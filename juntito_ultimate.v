==> flow/design.v <==
`timescale 1ns / 1ps
module Lol(CLK_chaos, restart, dato, sensores, B, reinicio);
	input wire CLK_chaos, restart;	 
	input wire [7:0] dato;		 
	output reg [3:0] sensores;	 
	output reg B; 	 
	output reg reinicio;		 
	reg [2:0] STA, STN;	 
	reg [5:0] salidas;	 
	localparam [7:0] corto = 8'h21, gas = 8'h34, humo = 8'h33, tup = 8'h2C, enter = 8'h5A, reset = 8'h2D, silenciar = 8'h1B;
	localparam [2:0] ST0 = 3'b000, ST1 = 3'b001, ST2 = 3'b010, ST3 = 3'b011, ST4 = 3'b100, ST5 = 3'b101, ST6 = 3'b110;
	initial begin
		STA = 3'b000;
		sensores = 4'h0;
		salidas = 6'b000000;	
	end
	always @ (posedge CLK_chaos, posedge restart) begin  
		if(restart) STA <= ST0;
		else STA <= STN;
	end
	always @ (posedge CLK_chaos) begin
		case (STA)
			ST0:									 
				if (dato == reset) begin
					salidas[5] <= 1'b1;		 
					STN <= ST0;
					salidas[4:0] <= 5'b00000;
				end
				else begin 
					STN <= ST1;				 
					salidas[5] <= 1'b0;
				end
			ST1:									 
				if (dato == corto) begin
					salidas[3] <= 1'b1;
					STN <= ST0;
				end
				else STN <= ST2;				 
			ST2:									 
				if (dato == gas) begin
					salidas[2] <= 1'b1;
					STN <= ST0;
				end
				else STN <= ST3;				 
			ST3:									 
				if (dato == humo) begin
					salidas[1] <= 1'b1;
					STN <= ST0;
				end
				else STN <= ST4;				 
			ST4:									
				if (dato == silenciar) begin	 
					salidas[4] <= 1'b1;
					STN <= ST0;
				end
				else STN <= ST5;					 
			ST5:
				if (dato == tup) begin			 
					salidas[0] <= 1'b1;
					STN <= ST0;
				end
				else STN <= ST6;					 
			ST6:
				if (dato == enter) begin		 
					sensores <= salidas[3:0];
					B <= salidas[4];
					reinicio <= salidas[5];
					STN <= ST0;
				end
				else STN <= ST0;					 
			default: STN <= ST0;
		endcase
	end
endmodule
`timescale 1ns / 1ps
module Maquina_FSM(CLK_ROSHI, reset, silenciar, sensores, Z, state);
	input wire CLK_ROSHI, reset, silenciar;  
	input wire [3:0] sensores;	 
	output reg [2:0] Z, state;  
	reg X, Y;
	reg [2:0] ESTADO_ACTUAL, ESTADO_SIGUIENTE;
	parameter [2:0] S0 = 3'b000, S1 = 3'b001, S2 = 3'b010, S3 = 3'b011, S4 = 3'b100, S5 = 3'b101, S6 = 3'b110, S7 = 3'b111;
	initial begin
		ESTADO_ACTUAL <= S0;
		ESTADO_SIGUIENTE <= S0;
		Z <= S0;
	end
	always @ (sensores) begin
		X <= (sensores[1] | sensores[0] | sensores[2] | sensores[3]);  
		Y <= ((sensores[1] & sensores[0]) | sensores[2] | sensores[3]);  
	end
	always @ (posedge CLK_ROSHI) begin
		if (reset) ESTADO_ACTUAL <= S0;
		else ESTADO_ACTUAL <= ESTADO_SIGUIENTE;
	end		
	always @ (ESTADO_ACTUAL or X or Y or silenciar) begin
		case(ESTADO_ACTUAL)
			S0:	
				if(X) ESTADO_SIGUIENTE <= S1;
				else ESTADO_SIGUIENTE <= S0;
			S1:		
				if(Y) ESTADO_SIGUIENTE <= S3;
				else ESTADO_SIGUIENTE <= S2;
			S2:
				if(silenciar) ESTADO_SIGUIENTE <= S4;
				else ESTADO_SIGUIENTE <= S0;
			S3:		
				if(silenciar) ESTADO_SIGUIENTE <= S4;
				else ESTADO_SIGUIENTE <= S0;
			S4:		
				ESTADO_SIGUIENTE <= S0;
			default:
				ESTADO_SIGUIENTE <= S0;
		endcase
	end
	always @ (ESTADO_ACTUAL or Y or silenciar) begin
		case(ESTADO_ACTUAL)
			S0:	
				Z <= S0;
			S1:		
				Z <= S0;
			S2:
				if (silenciar) Z <= S2;
				else Z <= S6; 
			S3:		
				if (silenciar) Z <= S1;
				else Z <= S5;
			S4:		
				if (Y) Z <= S1;
				else Z <= S2;
			default:
				Z <= S0;
		endcase
		state <= ESTADO_ACTUAL;
	end
endmodule
module Asignacion(
	input wire CLK_puar, restart,
	input wire [7:0] dato,
	output wire [10:0] SSD,
	output wire [2:0] leds);
	wire [3:0] sensores;
	wire reset, corto, gas, humo, temp, silenciar;
	Proyecto1 Proy1(
		.CLK_ulong(CLK_puar), .reset(reset), .sensores(sensores), .S(silenciar), .SSD(SSD), .leds(leds));
	Lol Recepcion(
		.CLK_chaos(CLK_puar), .restart(restart), .dato(dato), .sensores(sensores), .B(silenciar), .reinicio(reset));
endmodule
`timescale 1ns / 1ps
module Proyecto1(
	input wire CLK_ulong, reset, S,
	input wire [3:0] sensores,
	output wire [10:0] SSD,
	output wire [2:0] leds);
	wire [2:0] estado;
	wire clk7, clkmp;
   Maquina_FSM FSM(
		.CLK_ROSHI(CLK_ulong), .reset(reset), .sensores(sensores), .silenciar(S),
		.Z(leds), .state(estado));
	Maq_7seg SeSeDi(
		.clk(CLK_ulong), .estado(estado), .sensores(sensores), .display1(SSD));
endmodule
`timescale 1ns / 1ps
module Proyecto2(
	input wire CLK_yamsha, reset, ps2_c, ps2_d,
	output wire [10:0] display,
	output wire [2:0] leds,
	output wire vacio
	);
	wire [7:0] bus;
	wire n_tick, bandera;
	reg [7:0] dout;
	reg rx_en;
	DataReceiver ps2rx(
		.clk(CLK_yamsha), .reset(reset), .ps2d(ps2_d), .ps2c(ps2_c), .rx_en(rx_en), .dout(bus), .vacio(vacio));
	Asignacion FSM(
		.CLK_puar(CLK_yamsha), .restart(reset), .dato(bus), .SSD(display), .leds(leds));
	always @ (posedge n_tick, posedge reset) begin
		if(reset) begin 
			rx_en <= 1'b1;
		end
	end
endmodule
`timescale 1ns / 1ps
module DataReceiver(clk, reset, ps2d, ps2c, rx_en, dout, vacio);
	input wire clk, reset, ps2d, ps2c, rx_en;
	output wire [7:0] dout;
	output wire vacio;
	localparam [1:0]
		idle = 2'b00,
		dps = 2'b01,
		load = 2'b10;
	reg [1:0] state_reg, state_next;
	reg [7:0] filter_reg;
	wire [7:0] filter_next;
	reg f_ps2c_reg;
	wire f_ps2c_next;
	reg [3:0] n_reg, n_next;
	reg [10:0] b_reg, b_next;
	wire fall_edge;
	always@(posedge clk, posedge reset)
		if (reset) begin
			filter_reg <= 0;
			f_ps2c_reg <= 0;
		end
		else begin
			filter_reg <= filter_next;
			f_ps2c_reg <= f_ps2c_next;
		end
	assign filter_next = {ps2c, filter_reg [7:1]};
	assign f_ps2c_next = (filter_reg == 8'b11111111)? 1'b1: (filter_reg == 8'b00000000)? 1'b0: f_ps2c_reg;
	assign fall_edge = f_ps2c_reg & ~f_ps2c_next;
	always@(posedge clk , posedge reset)
		if (reset) begin
			state_reg <= idle;
			n_reg <= 0;
			b_reg <= 0;
		end
		else begin
			state_reg <= state_next ;
			n_reg <= n_next;
			b_reg <= b_next;
		end
	always @ * begin
		state_next = state_reg;
		n_next = n_reg;
		b_next = b_reg;
		case (state_reg)
			idle:
				if (fall_edge & rx_en) begin
					b_next = {ps2d, b_reg [10:1]};
					n_next = 4'b1001;
					state_next = dps;
				end
			dps:
				if (fall_edge) begin
					b_next = {ps2d, b_reg [10:1]} ;
					if (n_reg==0) state_next = load;
					else n_next = n_reg - 1'b1 ;
				end
			load: begin
				state_next= idle;
			end
		endcase
	end
	assign dout = b_reg[8:1];
	assign vacio = b_reg[0];
endmodule
`timescale 1ns / 1ps
module Maq_7seg(clk, estado, sensores, display1);
	input clk;
	input [2:0] estado;				 
	input wire [3:0] sensores;		 
	output reg [10:0] display1;	 
	localparam S0 = 2'b00, S1 = 2'b01, S2 = 2'b10, S3 = 2'b11;
	reg [1:0] count;	
	initial begin
		display1 <= 11'b11111111111;
		count <= 2'b00;
	end
	always @(posedge clk) begin
		count = count + 1'b1;
	end
	always @ (posedge clk) begin
		case (count)
			S0:				 
				if (estado == 3'b000) display1[10:0] <= 11'b01111000000;			
				else if (estado == 3'b001) display1[10:0] <= 11'b01111111001;
				else if (estado == 3'b010) display1[10:0] <= 11'b01110100100;
				else if (estado == 3'b011) display1[10:0] <= 11'b01110110000;
				else if (estado == 3'b100) display1[10:0] <= 11'b01110011001;
				else display1[10:0] <= 11'b11111111111;
			S1:				 
				if (sensores == 4'h7) display1[10:0] <= 11'b10110010000;
				else if (sensores == 4'hb) display1[10:0] <= 11'b10111000110;
				else if (sensores == 4'hd) display1[10:0] <= 11'b10111000110;
				else if (sensores == 4'he) display1[10:0] <= 11'b10111000110;
				else if (sensores == 4'hf) display1[10:0] <= 11'b10110001000;
				else display1[10:0] <= 11'b11111111111;
			S2:
			   if (sensores == 4'h3) display1[10:0] <= 12'b11010001001;
				else if (sensores == 4'h5) display1[10:0] <= 12'b11010010000;
				else if (sensores == 4'h6) display1[10:0] <= 12'b11010010000;
				else if (sensores == 4'h7) display1[10:0] <= 12'b11010001001;
				else if (sensores == 4'h9) display1[10:0] <= 12'b11011000110;
				else if (sensores == 4'ha) display1[10:0] <= 12'b11011000110;
				else if (sensores == 4'hb) display1[10:0] <= 12'b11010001001;
				else if (sensores == 4'hc) display1[10:0] <= 12'b11011000110;
				else if (sensores == 4'hd) display1[10:0] <= 12'b11010010000;
				else if (sensores == 4'he) display1[10:0] <= 12'b11010010000;
				else if (sensores == 4'hf) display1[10:0] <= 12'b11011000111;
				else display1[10:0] <= 11'b11111111111;
			S3:
				if (sensores == 4'h1) display1[10:0] <= 11'b11100000111;
				else if (sensores == 4'h2)	display1[10:0] <= 11'b11100001001;
				else if (sensores == 4'h3) display1[10:0] <= 11'b11100000111;
				else if (sensores == 4'h4) display1[10:0] <= 11'b11100010000;
				else if (sensores == 4'h5) display1[10:0] <= 11'b11100000111;
				else if (sensores == 4'h6) display1[10:0] <= 11'b11100001001;
				else if (sensores == 4'h7) display1[10:0] <= 11'b11100000111;
				else if (sensores == 4'h8) display1[10:0] <= 11'b11101000110;
				else if (sensores == 4'h9) display1[10:0] <= 11'b11100000111;
				else if (sensores == 4'ha) display1[10:0] <= 11'b11100001001;
				else if (sensores == 4'hb) display1[10:0] <= 11'b11100000111;
				else if (sensores == 4'hc) display1[10:0] <= 11'b11100010000;
				else if (sensores == 4'hd) display1[10:0] <= 11'b11100000111;
				else if (sensores == 4'he) display1[10:0] <= 11'b11100001001;
				else if (sensores == 4'hf) display1[10:0] <= 11'b11101000111;
				else display1[10:0] <= 11'b11111111111;
			default: display1[10:0] <= 11'b11111111111;				
		endcase
	end
endmodule
# Step by step through the tools: Proyecto2
# The steps from the RTL of Proyecto2 to its reports follow in flow order.
# Lines are those of the file above, counted from 1.
# Operators carry their Yosys type and port widths (W data, S select, Z words).
# Library cell names are shortened.
# A cell with - has no value.
[design]
top_module = "Proyecto2"
clk_port = "CLK_yamsha"
cell_library = "sky130hd"
lib_corner = "tt_025C_1v80"

# Elaborated design
# Yosys after proc, flatten, opt, wreduce and memory -nomap, before mapping. Memory bits, and registers merged into a memory's read port (data or address), are not among the register bits. Print and check cells are not counted.
[bits]
register_bits = 60
input_bits = 4
out_inout_bits = 15
elab_cells = 177
[op_classes]
add_sub_neg = 2
n_eq = 48
muxes = 76
n_logic = 8
reduce_and_logical = 24
[ops]
columns = ["operator", "count"]
rows = [
  ["$mux W11", 35],
  ["$pmux W11 S4", 1],
  ["$eq A8 B6 Y1 const B", 5],
  ["$eq A4 B4 Y1 const B", 8],
  ["$reduce_and A3 Y1", 6],
  ["$pmux W3 S6", 1],
  ["$pmux W3 S3", 2],
  ["$mux W3", 6],
  ["$eq A4 B3 Y1 const B", 4],
  ["$ne A2 B2 Y1 const B", 7],
  ["$reduce_bool A2 Y1", 6],
  ["$eq A3 B2 Y1 const B", 4],
  ["$eq A3 B3 Y1 const B", 4],
  ["$mux W1", 12],
  ["$mux W4", 3],
  ["$mux W2", 6],
  ["$mux W10", 1],
  ["$pmux W1 S2", 5],
  ["$mux W9", 1],
  ["$eq A4 B2 Y1 const B", 2],
  ["$reduce_and A4 Y1", 2],
  ["$eq A8 B5 Y1 const B", 1],
  ["$eq A8 B7 Y1 const B", 1],
  ["$eq A8 B8 Y1 const B", 1],
  ["$logic_not A8 Y1", 1],
  ["$pmux W4 S2", 1],
  ["$mux W8", 1],
  ["$ne A2 B1 Y1 const B", 3],
]
# Other operator kinds: 16; their cells: 28.

# Longest topological paths
# Depth = most cells in a row (Yosys ltp): at word level without a register or memory, in the mapped netlist without a sequential cell, where the memories' decode and read muxes count.
[logic_depth]
ltp_word = 17
ABC_AREA = 0
ltp_mapped = 7
ltp_nobuf = 6

# After synthesis
# The flow's flattened synthesis, as Yosys stat reports it; memories are mapped. The netlist is that of the ABC_AREA named above (0 if unset); the other value can give another one.
# Totals and module areas in this step are rounded.
[mapped]
cell_count = 255
area_um2 = 2790
seq_area_um2 = 1490
ffs = 61
[by_type]
columns = ["cell", "count", "type_area_um2"]
rows = [
  ["dfrtp_1", 29, 725.696],
  ["dfxtp_1", 19, 380.365],
  ["edfxtp_1", 12, 360.346],
  ["mux2_4", 6, 90.086],
  ["nand2_1", 19, 71.318],
  ["o21ai_0", 14, 70.067],
  ["ha_1", 5, 62.56],
  ["nor3b_1", 8, 60.058],
  ["mux2_2", 5, 56.304],
  ["clkbuf_1", 14, 52.55],
  ["a21oi_1", 10, 50.048],
  ["nor2_1", 13, 48.797],
  ["nor4_4", 2, 42.541],
  ["inv_1", 10, 37.536],
  ["nand2b_1", 6, 37.536],
  ["nor4_1", 6, 37.536],
  ["nor3_1", 7, 35.034],
  ["mux2i_1", 3, 30.029],
]
# Other cell types: 42; their cells: 67.
# By module: a second synthesis without flattening, with its own total; a netlist apart from the flattened one above.
[unflattened]
hier_cells = 272
area_unflattened_um2 = 3020
# Rows give one instance, submodules left out.
[modules]
columns = ["module", "instances", "n_cells", "area_um2", "mod_seq_area_um2"]
rows = [
  ["DataReceiver", 1, 91, 1210, 677],
  ["Maq_7seg", 1, 101, 840, 260],
  ["Lol", 1, 63, 816, 495],
  ["Maquina_FSM", 1, 16, 148, 60.1],
  ["Proyecto2", 1, 1, 3.8, 0.0],
  ["Asignacion", 1, 0, 0.0, 0.0],
  ["Proyecto1", 1, 0, 0.0, 0.0],
]

# Worst setup path after synthesis
# OpenSTA on the mapped netlist: ideal clock, no wires. The path of least setup slack (recovery checks aside). Input and output delay are each 20% of the period. Register names are those of the netlist, which keeps one name where synthesis merged equal registers.
[synth_timing]
path_kind = "reg2reg"
startpoint = "register ps2rx.b_reg[3]"
endpoint = "register FSM.Recepcion.B"
clock_period_ns = 2.37
setup_time_ns = 0.386
t_first_pin_ns = 0.000
arrival_ns = 1.499
setup_slack_ns = 0.486
delay_ns = 1.885
driving_pins = 4
period_less_setup_slack_ns = 1.884
# "delay_ns" is the arrival time less input delay plus setup time.
# "driving_pins" counts driving pins, that of a launching flip-flop among them; a cell with two outputs on the path counts twice.
# "period_less_setup_slack_ns" = period - worst setup slack (recovery checks aside). The figure is calculated, with input and output delays left at 20% of the set period.
# The rows between start and end are the longest chain of elaborated cells between them; the timing report does not say that the signal goes this way. Where chains are equally long, one stands for them.
# Each line given opens the expression or statement behind the cell; cells for indexed reads and writes are added by Yosys, which also makes memories of some case tables.
[synth_between]
path_cell_list = "dfrtp_1 -> nor4b_1 -> nand3_1 -> nor4_1"
elab_chain_cells = 2
[synth_lines]
columns = ["element", "line_no", "text"]
rows = [
  ["from (decl)", 199, "reg [10:0] b_reg, b_next;"],
  ["from (assign)", 217, "b_reg <= 0;"],
  ["from (assign)", 222, "b_reg <= b_next;"],
  ["$eq A8 B7 Y1", 64, "if (dato == enter) begin"],
  ["$reduce_and A2 Y1", "-", ""],
  ["to (assign)", 66, "B <= salidas[4];"],
  ["to (decl)", 6, "output reg B;"],
]

# Timing after layout
# Path of least setup slack in the final report of record 1 (OpenROAD, finished layout, wires in). Where an end is a register, its clock arrival counts in the times.
[layout_timing]
path_kind = "reg2out"
startpoint = "register FSM.Recepcion.sensores[0]"
endpoint = "output port leds[0]"
clock_period_ns = 2.75
output_delay_ns = 0.55
t_first_pin_ns = 0.34
arrival_ns = 1.76
setup_slack_ns = 0.44
driving_pins = 5
# The rows between start and end are the longest chain of elaborated cells between them; the timing report does not say that the signal goes this way. Where chains are equally long, one stands for them.
[layout_between]
path_cell_list = "edfxtp_1 -> a211oi_2 -> buf_4 -> o22ai_1 -> clkdlybuf4s50_1"
elab_chain_cells = 5
[layout_lines]
columns = ["element", "line_no", "text"]
rows = [
  ["from (decl)", 5, "output reg [3:0] sensores;"],
  ["from (assign)", 65, "sensores <= salidas[3:0];"],
  ["$and A1 B1 Y1", 90, "Y <= ((sensores[1] & sensores[0]) | sensores[2] | sensores[3]);"],
  ["$or A1 B1 Y1 (2 in a row)", 90, ""],
  ["$mux W2", 129, "if (Y) Z <= S1;"],
  ["$pmux W3 S3", 117, "case(ESTADO_ACTUAL)"],
  ["to (decl)", 167, "output wire [2:0] leds,"],
]

# Measured results for Proyecto2: 2 stored runs of the Yosys and OpenROAD flow on sky130hd. The settings differ; the order carries no meaning. The constraints put input and output delay at 20% of the set period each and load the outputs with 0.01 pF.
# "achieved_period_ns" means the clock period less the worst setup slack. The figure is calculated, with input and output delays left at 20% of the set period.
# "design_power_mw": no workload was simulated; the value follows from the tool's default switching activity.
# Measured values are rounded.

[[run]]
name = "record 1"
[run.settings]
period_ns = 2.75
CORE_UTILIZATION = 35
SETUP_SLACK_MARGIN = 0.2
PLACE_DENSITY_LB_ADDON = 0.21
CELL_PAD_IN_SITES_GLOBAL_PLACEMENT = 0
ABC_AREA = 0
GPL_ROUTABILITY_DRIVEN = 0
CTS_CLUSTER_SIZE = 74
CAP_MARGIN = 25
SLEW_MARGIN = 5
MIN_ROUTING_LAYER = "met2"
CORE_MARGIN = 2
[run.results]
design_power_mw = 1.73
timing.setup.ws_ns = 0.444
finish.utilization_pct = 42.4
fin_hold_ws_ns = 0.329
synthesis_area_um2 = 2790
setup_tns_ns = 0.000
achieved_period_ns = 2.306
die_area_um2 = 8690
final_cell_area_um2 = 3280

[[run]]
name = "record 2"
[run.settings]
period_ns = 2.61
CAP_MARGIN = 20
CORE_MARGIN = 2
CORE_UTILIZATION = 40
SLEW_MARGIN = 20
[run.results]
design_power_mw = 1.99
timing.setup.ws_ns = 0.179
finish.utilization_pct = 48.5
fin_hold_ws_ns = 0.329
synthesis_area_um2 = 2790
setup_tns_ns = 0.000
achieved_period_ns = 2.431
die_area_um2 = 7650
final_cell_area_um2 = 3270
